==> flow/design.v <==
module Machine_Code_ROM_Module(
	input CLK,
	input RESET,
	output [7:0] half_instruction
    );
	 reg[63:0] ALL_instruction;
	 reg[7:0] output_instruction;
	 reg [2:0] clock;
	 reg [1:0] instruction_counter;
	 assign half_instruction = output_instruction;
	 parameter
		CLK1 = 3'd0,
		CLK2 = 3'd1,
		CLK3 = 3'd2,
		CLK4 = 3'd3,
		CLK5 = 3'd4,
		CLK6 = 3'd5,
		CLK7 = 3'd6,
		CLK8 = 3'd7;
	 always@(posedge CLK or negedge RESET )
		if(!RESET)
			begin
				clock <= 3'd0;
				output_instruction <= 8'b0000_0000;
				instruction_counter <= 2'b00;
				ALL_instruction[63:48] <= 16'b000_1_1_000_00011100;
				ALL_instruction[47:32] <= 16'b001_1_1_000_00110110;
				ALL_instruction[31:16] <= 16'b010_1_1_000_01011011;
				ALL_instruction[15:0] <= 16'b011_0_z_000_zzzzzzzz;
			end
		else
			case(clock)
				CLK1: 
					begin
						clock <= clock + 1'b1;
						if(instruction_counter == 2'b00)
							output_instruction <= ALL_instruction[63:56];
						else if(instruction_counter == 2'b01)
							output_instruction <= ALL_instruction[47:40];
						else if(instruction_counter == 2'b10)
							output_instruction <= ALL_instruction[31:24];
						else if(instruction_counter == 2'b11)
							output_instruction <= ALL_instruction[15:8];
					end
				CLK2:
					begin
						clock <= clock + 1'b1;
						if(instruction_counter == 2'b00)
							output_instruction <= ALL_instruction[55:48];
						else if(instruction_counter == 2'b01)
							output_instruction <= ALL_instruction[39:32];
						else if(instruction_counter == 2'b10)
							output_instruction <= ALL_instruction[23:16];
						else if(instruction_counter == 2'b11)
							output_instruction <= ALL_instruction[7:0];
					end
				CLK3:	clock <= clock + 1'b1;
				CLK4: clock <= clock + 1'b1;
				CLK5: clock <= clock + 1'b1;
				CLK6: clock <= clock + 1'b1;
				CLK7: clock <= clock + 1'b1;
				CLK8:
					begin
						clock <= 3'd0;
						instruction_counter <= instruction_counter + 1'b1;
					end
				default: 
					begin
						clock <= 3'd0;
						ALL_instruction[63:48] <= 16'b000_1_1_000_00011100;
						ALL_instruction[47:32] <= 16'b001_1_1_000_00110110;
						ALL_instruction[31:16] <= 16'b010_1_1_000_01011011;
						ALL_instruction[15:0] <= 16'b011_0_z_000_zzzzzzzz;
						output_instruction <= 8'bzzzz_zzzz;
						instruction_counter <= 2'b00;
					end
			endcase
endmodule
From RTL to reports: Machine_Code_ROM_Module
The steps from the RTL of Machine_Code_ROM_Module to its reports follow in flow order.
Lines are those of the file above, counted from 1.
Operators: Yosys type, input widths -> output width; for muxes data width and select width s.
{"block": "setup", "top_module": "Machine_Code_ROM_Module", "clk_port": "CLK", "cell_library": "sky130hd", "lib_corner": "tt_025C_1v80"}

Elaborated design
Source: Yosys, flattened and elaborated, memories not mapped. Widths are those after wreduce. Registers that Yosys merges into a memory's read port (data or address) are not register bits. Print and check cells do not count. Equal cells are merged and count once.
{"block": "word_totals", "in_bits": 2, "word_cells": 32, "out_inout_bits": 8, "regBits": 13}
{"block": "op_classes", "n_eq": 12, "reduce_and_logical": 5, "add_sub_neg": 2, "muxes": 10}
{"block": "ops", "op": "$mux 8", "n": 8}
{"block": "ops", "op": "$pmux 8 s2", "n": 1}
{"block": "ops", "op": "$eq 3x3->1 const B", "n": 4}
{"block": "ops", "op": "$ne 5x5->1 const B", "n": 2}
{"block": "ops", "op": "$reduce_or 7->1", "n": 1}
{"block": "ops", "op": "$eq 3x2->1 const B", "n": 2}
{"block": "ops", "op": "$pmux 3 s2", "n": 1}
{"block": "ops", "op": "$eq 2x2->1 const B", "n": 2}
{"block": "ops", "op": "$add 3x1->3 const B", "n": 1}
{"block": "ops", "op": "$eq 3x1->1 const B", "n": 1}
{"block": "ops", "op": "$logic_not 3->1", "n": 1}
{"block": "ops", "op": "$reduce_and 3->1", "n": 1}
{"block": "ops", "op": "$add 2x1->2 const B", "n": 1}
{"block": "ops", "op": "$eq 2x1->1 const B", "n": 1}
{"block": "ops", "op": "$logic_not 2->1", "n": 1}
{"block": "ops", "op": "$reduce_bool 2->1", "n": 1}

Depth
Longest topological path by Yosys (ltp), each cell counted once; first at word level (registers and memories cut), then after technology mapping (sequential cells cut; the memories' decode and read muxes count).
{"block": "depth", "ltp_word": 6, "abc_area": 1, "depth_mapped": 7, "ltp_nobuf": 7}

Netlist
Yosys stat after the flow's synthesis: flattened, memories mapped to cells. It holds for the ABC_AREA given above (unset counts as 0); a run with the other value may have another netlist.
The area totals of this step are shown rounded.
{"block": "synth_totals", "sequential_area_um2": 300, "mapped_area_um2": 690, "flip_flops": 12, "cell_count": 76}
{"block": "types", "type": "sky130_fd_sc_hd__dfrtp_1", "n": 12}
{"block": "types", "type": "sky130_fd_sc_hd__ha_1", "n": 11}
{"block": "types", "type": "sky130_fd_sc_hd__nand2_1", "n": 22}
{"block": "types", "type": "sky130_fd_sc_hd__nand3_1", "n": 7}
{"block": "types", "type": "sky130_fd_sc_hd__nand2_4", "n": 3}
{"block": "types", "type": "sky130_fd_sc_hd__inv_1", "n": 8}
{"block": "types", "type": "sky130_fd_sc_hd__nor2_1", "n": 4}
{"block": "types", "type": "sky130_fd_sc_hd__nor2_4", "n": 1}
{"block": "types", "type": "sky130_fd_sc_hd__o21ai_0", "n": 2}
{"block": "types", "type": "sky130_fd_sc_hd__xor2_1", "n": 1}
{"block": "types", "type": "sky130_fd_sc_hd__buf_4", "n": 1}
{"block": "types", "type": "sky130_fd_sc_hd__nand2_2", "n": 1}
{"block": "types", "type": "sky130_fd_sc_hd__nor2_2", "n": 1}
{"block": "types", "type": "sky130_fd_sc_hd__conb_1", "n": 1}
{"block": "types", "type": "sky130_fd_sc_hd__inv_2", "n": 1}

Path before layout
Source: OpenSTA report_checks on the synthesized netlist (no wires, ideal clock, input and output delay 20% of the period each), path of least setup slack; recovery checks are left aside. Register names are those of the netlist, which keeps one name where synthesis merged equal registers.
{"block": "synth_timing", "path_kind": "register to register", "start": "register instruction_counter[0]", "end": "register output_instruction[3]", "arrival_ns": 1.189, "t_required_ns": 1.925, "path_slack_ns": 0.736, "setup_time_ns": 0.065, "path_stages": 8, "path_delay_ns": 1.254, "clock_period_ns": 1.99, "period_less_setup_slack_ns": 1.254}
"path_delay_ns" = arrival - input delay + setup time.
"path_stages" counts driving pins, that of a launching flip-flop among them; a cell with two outputs on the path counts twice.
"period_less_setup_slack_ns" is the clock period less the worst setup slack; recovery checks do not enter. This is arithmetic on one report: input and output delays are still those of the set period (20% each).
Between the ends stands the longest chain of elaborated cells between them, by number of cells; it is not shown to be the way that was timed. Of several equally long chains one is given.
Each line given opens the expression or statement behind the cell; cells for indexed reads and writes are added by Yosys, which also makes memories of some case tables.
A register here has more assigning lines than the two given.
{"block": "synth_between", "path_cell_list": "sky130_fd_sc_hd__dfrtp_1 > sky130_fd_sc_hd__inv_1 > sky130_fd_sc_hd__ha_1 > sky130_fd_sc_hd__nor2_4 > sky130_fd_sc_hd__nand2_4 > sky130_fd_sc_hd__nand2_4 > sky130_fd_sc_hd__nand2_1 > sky130_fd_sc_hd__nand2_1", "elab_chain_len": 6, "cone_cells": 16}
{"block": "synth_lines", "item": "start, declared", "line_no": 9, "source": "reg [1:0] instruction_counter;"}
{"block": "synth_lines", "item": "start, assigned", "line_no": 25, "source": "instruction_counter <= 2'b00;"}
{"block": "synth_lines", "item": "start, assigned", "line_no": 65, "source": "instruction_counter <= instruction_counter + 1'b1;"}
{"block": "synth_lines", "item": "$eq 2x2->1", "line_no": 54, "source": "else if(instruction_counter == 2'b11)"}
{"block": "synth_lines", "item": "$mux 8", "line_no": 54}
{"block": "synth_lines", "item": "$mux 8", "line_no": 52, "source": "else if(instruction_counter == 2'b10)"}
{"block": "synth_lines", "item": "$mux 8", "line_no": 50, "source": "else if(instruction_counter == 2'b01)"}
{"block": "synth_lines", "item": "$mux 8", "line_no": 48, "source": "if(instruction_counter == 2'b00)"}
{"block": "synth_lines", "item": "$pmux 8 s2", "line_no": 32, "source": "case(clock)"}
{"block": "synth_lines", "item": "end, assigned", "line_no": 37, "source": "output_instruction <= ALL_instruction[63:56];"}
{"block": "synth_lines", "item": "end, assigned", "line_no": 39, "source": "output_instruction <= ALL_instruction[47:40];"}
{"block": "synth_lines", "item": "end, declared", "line_no": 7, "source": "reg[7:0] output_instruction;"}

Path in the finished layout
Path of least setup slack in the final report of record 2 (OpenROAD, finished layout, wires in). Where an end is a register, its clock arrival counts in the times.
{"block": "layout_timing", "path_kind": "register to register", "start": "register instruction_counter[0]", "end": "register output_instruction[3]", "t_required_ns": 1.76, "setup_time_ns": 0.06, "path_slack_ns": 0.27, "arrival_ns": 1.49, "clock_period_ns": 1.57, "path_stages": 8}
Between the ends stands the longest chain of elaborated cells between them, by number of cells; it is not shown to be the way that was timed. Of several equally long chains one is given.
A register here has more assigning lines than the two given.
{"block": "layout_between", "path_cell_list": "sky130_fd_sc_hd__dfrtp_2 > sky130_fd_sc_hd__buf_6 > sky130_fd_sc_hd__ha_1 > sky130_fd_sc_hd__inv_1 > sky130_fd_sc_hd__nand3_1 > sky130_fd_sc_hd__nand2_1 > sky130_fd_sc_hd__nand3_2 > sky130_fd_sc_hd__nand2_2", "elab_chain_len": 6, "cone_cells": 16}
{"block": "layout_lines", "item": "start, declared", "line_no": 9, "source": "reg [1:0] instruction_counter;"}
{"block": "layout_lines", "item": "start, assigned", "line_no": 25, "source": "instruction_counter <= 2'b00;"}
{"block": "layout_lines", "item": "start, assigned", "line_no": 65, "source": "instruction_counter <= instruction_counter + 1'b1;"}
{"block": "layout_lines", "item": "$eq 2x2->1", "line_no": 54, "source": "else if(instruction_counter == 2'b11)"}
{"block": "layout_lines", "item": "$mux 8", "line_no": 54}
{"block": "layout_lines", "item": "$mux 8", "line_no": 52, "source": "else if(instruction_counter == 2'b10)"}
{"block": "layout_lines", "item": "$mux 8", "line_no": 50, "source": "else if(instruction_counter == 2'b01)"}
{"block": "layout_lines", "item": "$mux 8", "line_no": 48, "source": "if(instruction_counter == 2'b00)"}
{"block": "layout_lines", "item": "$pmux 8 s2", "line_no": 32, "source": "case(clock)"}
{"block": "layout_lines", "item": "end, assigned", "line_no": 37, "source": "output_instruction <= ALL_instruction[63:56];"}
{"block": "layout_lines", "item": "end, assigned", "line_no": 39, "source": "output_instruction <= ALL_instruction[47:40];"}
{"block": "layout_lines", "item": "end, declared", "line_no": 7, "source": "reg[7:0] output_instruction;"}

## Implementation results

Design Machine_Code_ROM_Module on sky130hd. What follows are 2 stored runs of the flow, each under its own settings; their order means nothing. The constraints put input and output delay at 20% of the set period each and load the outputs with 0.01 pF.
By "achieved_period_ns" is meant the clock period of the run minus its worst setup slack. This is arithmetic on one report: input and output delays are still those of the set period (20% each).
"worst_setup_path_time_ns" = time allowed to the worst setup path (clock period - input delay - output delay, where it has them) - its slack; a late launch clock adds to it, a late capture clock takes from it.
"power_total_uw" rests on the timing tool's default activity at the inputs, not on a simulated workload.
The results are shown rounded.

{"run": "record 1", "settings": { "period_ns": 2.36, "CORE_UTILIZATION": 65, "PLACE_DENSITY_LB_ADDON": 0.11, "CELL_PAD_IN_SITES_GLOBAL_PLACEMENT": 1, "TNS_END_PERCENT": 65, "ABC_AREA": 1, "GPL_TIMING_DRIVEN": 1, "GPL_ROUTABILITY_DRIVEN": 1, "MAX_ROUTING_LAYER": "met4", "CAP_MARGIN": 20, "CORE_MARGIN": 2, "SLEW_MARGIN": 20 }, "outcome": "stopped before the end: placement reported FLW-0024"}
{"run": "record 2", "settings": { "period_ns": 1.57, "CORE_UTILIZATION": 34, "SETUP_SLACK_MARGIN": 0.41, "PLACE_DENSITY_LB_ADDON": 0.1, "CORE_ASPECT_RATIO": 0.5, "CORE_MARGIN": 10, "CELL_PAD_IN_SITES_GLOBAL_PLACEMENT": 3, "CELL_PAD_IN_SITES_DETAIL_PLACEMENT": 2, "TNS_END_PERCENT": 10, "ABC_AREA": 1, "GPL_TIMING_DRIVEN": 1, "GPL_ROUTABILITY_DRIVEN": 1, "CTS_CLUSTER_SIZE": 49, "CTS_CLUSTER_DIAMETER": 231, "CAP_MARGIN": 20, "SLEW_MARGIN": 5, "MAX_ROUTING_LAYER": "met5" }, "results": { "power_total_uw": 670, "finalCellArea_um2": 1000, "utilization_frac": 0.53, "timing.setup.ws_ns": 0.27, "total_negative_slack_ns": 0.000, "achieved_period_ns": 1.297, "worst_setup_path_time_ns": 1.30, "critical_path_kind": "register to register", "design.die.area_um2": 4300, "ys_area_um2": 690 }}
